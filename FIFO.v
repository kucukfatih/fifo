==> flow/design.v <==
`timescale 1ns / 1ps
module FIFO#(parameter fwft_enable = 1,parameter width = 16, parameter depth = 8,parameter adr_width = $clog2(depth))(
    input wire clk,
    input wire rst,
    input wire [width-1:0] data_in,
    input wire we,
    input wire re,
    output wire fifo_full,
    output wire fifo_empty,
    output wire [width-1:0] data_out
    );
    wire [3:0] status_signals_w;
    wire [4:0] control_signals_w;
    wire [adr_width:0] w_adr_w;
    wire [adr_width:0] r_adr_w;
    (*dont_touch = "true" *)
    controller #(fwft_enable) con1(.clk(clk),
    .rst(rst),
    .we(we),
    .re(re),
    .status_signals(status_signals_w),
    .control_signals(control_signals_w),
    .fifo_full(fifo_full),
    .fifo_empty(fifo_empty));
    memory #(fwft_enable,width,depth,adr_width) mem1(.data_in(data_in),
    .w_adr(w_adr_w[2:0]),
    .r_adr(r_adr_w[2:0]),
    .load(control_signals_w[4]),
    .read(control_signals_w[3]),
    .clk(clk),
    .data_out(data_out));
    comp #(adr_width + 1) adr_comp (.A(w_adr_w),
    .B(r_adr_w),
    .equal_flag_empty(status_signals_w[0]),
    .equal_flag_empty_fwft(status_signals_w[1]),
    .equal_flag_full(status_signals_w[2]),
    .not_equal_flag(status_signals_w[3]));
    counter #(adr_width + 1) w_cnt (.clk(clk),
    .en(control_signals_w[0]),
    .rst(control_signals_w[2]),
    .cnt_out(w_adr_w));
    read_counter #(fwft_enable,adr_width + 1) r_cnt (.clk(clk),
    .en(control_signals_w[1]),
    .rst(control_signals_w[2]),
    .cnt_out(r_adr_w));
endmodule
`timescale 1ns / 1ps
module comp#(parameter K = 4)(
input wire [K-1:0] A,B,
output wire equal_flag_empty,
output wire equal_flag_empty_fwft,
output wire equal_flag_full,
output wire not_equal_flag
    );
assign equal_flag_empty = (A == B) ? 1'b1 : 1'b0;
assign equal_flag_empty_fwft = (A == (B-1)) ? 1'b1 : 1'b0;
assign equal_flag_full = (A[K-2:0] == B[K-2:0]) ? 1'b1 : 1'b0;
assign not_equal_flag = (A[K-1] != B[K-1]) ? 1'b1 : 1'b0;
endmodule
`timescale 1ns / 1ps
module controller#(parameter fwft_enable = 1)(
    input wire clk,
    input wire rst,
    input wire we,
    input wire re,
    input wire [3:0] status_signals,
    output reg [4:0] control_signals,
    output reg fifo_full,
    output reg fifo_empty
    );
    reg  state,next_state;
    localparam state_0 = 1'b0;
    localparam state_1 = 1'b1;
    (*dont_touch = "true" *)
    always @(posedge clk,posedge rst) begin
        if(rst)
            state <= state_0;
        else 
            state <= next_state;
    end
    always @(state,we,re,status_signals) begin
    case(state)
        state_0: begin
            if(we==0 && re==0)
                next_state <= state_0;
            else 
                next_state <= state_1;
        end
        state_1:begin
                next_state <= state_1;
        end
        default: next_state <= state_0;
    endcase 
    end
    always @(state,we,re,status_signals,fifo_full,fifo_empty) begin   
    case(state)
        state_0:control_signals <= 5'b00100;
        state_1: begin
            if((we==1&&re==1)&&(!fifo_full && !fifo_empty))      
                control_signals <= 5'b11011;
            else if((we==1&&re==1)&& fifo_empty)                 
                control_signals <= 5'b10001; 
            else if((we==1&&re==1)&& fifo_full)                  
                control_signals <= 5'b01010;   
            else if((we==1&&re==0)&&(!fifo_full))                
                control_signals <= 5'b10001; 
            else if((we==0&&re==1)&&(!fifo_empty))                
                control_signals <= 5'b01010;
            else
                control_signals <= 5'b00000;
        end
        default: control_signals <= 5'b00000;
    endcase
    end 
    always @(*) begin
    case(state)
        state_0: begin
            fifo_full = 0;
            fifo_empty = 1;
        end
        default: begin
            fifo_full = (status_signals[3] && status_signals[2]);
            fifo_empty = status_signals[0] ; 
        end
    endcase
    end
endmodule
`timescale 1ns / 1ps
module counter#(parameter K = 4)(
    input clk,rst,en,
    output reg [K-1:0] cnt_out
    );
    always @(posedge clk,posedge rst) begin 
    if (rst) 
        cnt_out <= 0;
    else if(en) 
        cnt_out <= cnt_out + 1;
    else
        cnt_out <= cnt_out;
    end
endmodule
`timescale 1ns / 1ps
module memory#(parameter fwft_enable = 1,parameter width = 16, parameter depth = 8,parameter adr_width = $clog2(depth))(
    input wire [width-1:0] data_in,
    input wire [adr_width-1:0] w_adr,
    input wire [adr_width-1:0] r_adr,
    input wire load,
    input wire read,
    input wire clk,
    output reg [width-1:0]data_out
    );
    (* ram_style = "block" *)  reg [width-1:0] mem [depth-1:0];
    always @(posedge clk) begin
        if(load)
            mem[w_adr] <= data_in;
        else
            mem[w_adr] <= mem[w_adr];
    end
     always @(posedge clk) begin
        if(fwft_enable) begin
            data_out <= mem[r_adr];
        end
        else begin
            if(read)
                data_out <= mem[r_adr];
            else
                data_out <= data_out;
         end
    end
endmodule
`timescale 1ns / 1ps
module read_counter#(parameter fwft = 1,parameter K = 4)(
    input clk,rst,en,
    output reg [K-1:0] cnt_out
    );
    always @(posedge clk,posedge rst) begin 
        if (rst) 
            cnt_out <= 0;
        else if(en) 
            cnt_out <= cnt_out + 1;
        else
            cnt_out <= cnt_out;
        end
endmodule
Tool chain data of FIFO --
What the tools print for FIFO, step after step. Lines are those of the file above, counted from 1. Library cell names are shortened. The mark n/a stands for no value.
Design: design top FIFO, clock input clk, standard-cell library sky130hd, timing corner tt_025C_1v80

Word level --
Yosys after proc, flatten, opt, wreduce and memory -nomap, before mapping. Memory bits, and registers merged into a memory's read port (data or address), are not among the register bits. Print and check cells are not counted. Equal cells are merged and count once. Memory sizes are those after Yosys's memory passes, which may raise the word count (mostly to a power of two), join words into wider ones and drop unused or constant bits.
Storage and ports: bits in registers 9, bits in writable memories 128, word width x clocked read ports 16, memories kept 1, output and inout port bits 18, word-level cells 46
Memories:
- mem1.mem | words 8, width 16, rd ports 1, wr ports 1, line 152 | (* ram_style = "block" *)  reg [width-1:0] mem [depth-1:0];
Cells by class: $add $sub $neg 2, eq/ne operators 4, muxes and demuxes 18, bitwise gates (word level) 4, reduce/logical cells 14
Operators with widths (count):
- 2-to-1 mux 16 bit | 3
- 2-to-1 mux 5 bit | 4
- logical AND 1 bit | 11
- parallel mux 5 bit (select 2 bit) | 1
- adder 4 x 1 -> 4 bit with constant B | 2
- 2-to-1 mux 1 bit | 8
- == test 4 bit | 1
- 2-to-1 mux 4 bit | 1
- inverter 1 bit | 3
- == test 3 bit | 1
- logical NOT 1 bit | 2
- AND reduction 2 bit | 1
- parallel mux 1 bit (select 2 bit) | 1
- != test 1 bit | 1
- != test 1 bit with constant B | 1
- OR 1 bit | 1

Logic depth --
Yosys ltp: most cells in a row. Word level: on the elaborated netlist, between registers, memories and ports. Mapped: between sequential cells and ports; inverters and the memories' decode and read muxes count.
Depth: word-level depth 14, ABC_AREA 0, mapped depth 6, depth with buffers taken out 5

After synthesis --
Yosys stat after the flow's synthesis: flattened, memories mapped to cells. It holds for the ABC_AREA given above (unset counts as 0); a run with the other value may have another netlist. Totals and module areas in this step are rounded.
Synthesis totals: cell count 298, chip area (Yosys) 5760 µm², area of sequential cells 4390 µm², flip-flop cells 153, buffers 12
Cells by type:
- edfxtp_1 | count 128, area in all 3.84E+03 µm²
- mux4_2 | count 32, area in all 720.691 µm²
- dfxtp_1 | count 16, area in all 320.307 µm²
- dfrtp_1 | count 9, area in all 225.216 µm²
- nand2_1 | count 55, area in all 206.448 µm²
- buf_4 | count 4, area in all 30.029 µm²
- xnor2_4 | count 1, area in all 27.526 µm²
- nor2_1 | count 7, area in all 26.275 µm²
- ha_1 | count 2, area in all 25.024 µm²
- xnor2_1 | count 2, area in all 17.517 µm²
- xor2_1 | count 2, area in all 17.517 µm²
- a41oi_2 | count 1, area in all 16.266 µm²
- xnor2_2 | count 1, area in all 16.266 µm²
- xor2_2 | count 1, area in all 16.266 µm²
- a2111oi_2 | count 1, area in all 15.014 µm²
- buf_2 | count 3, area in all 15.014 µm²
- clkbuf_1 | count 4, area in all 15.014 µm²
- mux2_4 | count 1, area in all 15.014 µm²
Not listed: further types 20, cells in them 28. By module: a second synthesis without flattening, with its own total; a netlist apart from the flattened one above.
Second synthesis, totals: cell total of the unflattened synthesis 268, area (unflattened synthesis) 5850 µm²
Rows give one instance, submodules left out.
By module:
- memory | times used 1, cells 214, area 5290 µm², seq. area 4160 µm²
- read_counter | times used 1, cells 12, area 164 µm², seq. area 100 µm²
- counter (K=4) | times used 1, cells 12, area 164 µm², seq. area 100 µm²
- comp (K=4) | times used 1, cells 17, area 138 µm², seq. area 0.0 µm²
- controller (fwft_enable=1) | times used 1, cells 13, area 87.6 µm², seq. area 25.0 µm²
- FIFO | times used 1, cells 0, area 0.0 µm², seq. area 0.0 µm²

Worst setup path after synthesis --
OpenSTA on the mapped netlist: ideal clock, no wires. The path of least setup slack (recovery checks aside). Input and output delay are each 20% of the period. Register names are those of the netlist, which keeps one name where synthesis merged equal registers.
Timing path post-synthesis: path kind input to register, start input port we, end memory mem1.mem[0][0], clock period 3380 ps, input delay 676 ps, library setup time 409 ps, arrival 2255 ps, required time 2971 ps, path slack 716 ps, path delay 1988 ps, stages 4, path buffers 0, period reached after synthesis 2664 ps
"path delay" is the arrival time less input delay plus setup time. "stages": output pins that drive a net of the path, with the launching flip-flop's if there is one; two outputs of one cell count as two. "period reached after synthesis" = period - worst setup slack (recovery checks aside). The figure is calculated, with input and output delays left at 20% of the set period. Between the ends stands the longest chain of elaborated cells between them, by number of cells; it is not shown to be the way that was timed. Of several equally long chains one is given. Each line given opens the expression or statement behind the cell; cells for indexed reads and writes are added by Yosys, which also makes memories of some case tables. Only ways into the end's enable, where the timed path ends, are counted here.
On the way, post-synthesis: cells stage by stage nand2_1 > a41oi_2 > nand2_1 > nor3_1, cells in the longest elaborated chain 10, elaborated cells on any way between the ends 16
RTL lines, path post-synthesis:
- start: declaration | line 6 | input wire we,
- logical AND 1 bit x2 | line 105 | else if((we==1&&re==0)&&(!fifo_full))
- 2-to-1 mux 5 bit | line 105
- 2-to-1 mux 5 bit | line 103 | else if((we==1&&re==1)&& fifo_full)
- 2-to-1 mux 5 bit | line 101 | else if((we==1&&re==1)&& fifo_empty)
- 2-to-1 mux 5 bit | line 99 | if((we==1&&re==1)&&(!fifo_full && !fifo_empty))
- parallel mux 5 bit (select 2 bit) | line 96 | case(state)
- != test 1 bit
- AND reduction 2 bit
- OR 1 bit
- end: declaration | line 152 | (* ram_style = "block" *)  reg [width-1:0] mem [depth-1:0];

Timing after layout --
From the final timing report of run 1: the path of least setup slack in the routed layout; clock arrival at registers is part of the times. The report prints the path's times to 10 ps; the period is as set.
Timing path after layout: path kind register to output, start register r_cnt.cnt_out[0], end output port fifo_full, clock period 2680 ps, external output delay 540 ps, arrival 2040 ps, required time 2140 ps, path slack 110 ps, stages 5, path buffers 1
Between the ends stands the longest chain of elaborated cells between them, by number of cells; it is not shown to be the way that was timed. Of several equally long chains one is given. A register here has more assigning lines than the two given.
On the way, after layout: cells stage by stage dfrtp_2 > xnor2_4 > and3_4 > and3_1 > clkdlybuf4s50_1, cells in the longest elaborated chain 4, elaborated cells on any way between the ends 4, source lines of those cells 3
RTL lines, path after layout:
- start: declaration | line 174 | output reg [K-1:0] cnt_out
- start: assignment | line 180 | cnt_out <= cnt_out + 1;
- start: assignment | line 182 | cnt_out <= cnt_out;
- == test 3 bit | line 57 | assign equal_flag_full = (A[K-2:0] == B[K-2:0]) ? 1'b1 : 1'b0;
- 2-to-1 mux 1 bit | line 57
- logical AND 1 bit | line 122 | fifo_full = (status_signals[3] && status_signals[2]);
- 2-to-1 mux 1 bit | line 116 | case(state)
- end: declaration | line 8 | output wire fifo_full,

Settings and measured results of 2 stored flow runs for module FIFO (sky130hd), not sorted in any way. The constraints put input and output delay at 20% of the set period each and load the outputs with 0.01 pF.
"achieved clock period" is the run's clock period less its worst setup slack. It is reckoned from that one timing run; input and output delays stay at 20% of the period that was set.
"worst setup path time" = time allowed to the worst setup path (clock period - input delay - output delay, where it has them) - its slack; a late launch clock adds to it, a late capture clock takes from it.
By "power" is meant OpenSTA's value without simulated activity: inputs other than the clock are taken to toggle once in ten clock periods, and the tool carries that through the logic.
"worst setup path time" is given in steps of 10 ps.
Results are given in rounded form.
[run 1] settings: period_ns=2.68, CORE_UTILIZATION=26, CAP_MARGIN=20, CORE_MARGIN=2, SLEW_MARGIN=20
[run 1] result: chip area after synthesis (Yosys) 5760 µm², die area 23400 µm², standard-cell area of the final layout 7270 µm², utilization 33.4 %, worst setup slack after layout 108 ps, total negative slack 0 ps, power 8390 uW, achieved clock period 2572 ps, worst setup path time 2040 ps, worst setup path kind register to output
[run 2] settings: period_ns=1.93, CORE_UTILIZATION=46, PLACE_DENSITY=0.46, CORE_ASPECT_RATIO=0.56, CORE_MARGIN=2, CTS_CLUSTER_SIZE=39, MIN_ROUTING_LAYER=met1, CAP_MARGIN=20, SLEW_MARGIN=20
[run 2] result: chip area after synthesis (Yosys) 5760 µm², die area 13500 µm², standard-cell area of the final layout 7330 µm², utilization 60.3 %, worst setup slack after layout -14 ps, total negative slack -15 ps, power 11900 uW, achieved clock period 1944 ps, worst setup path time 1560 ps, worst setup path kind register to output
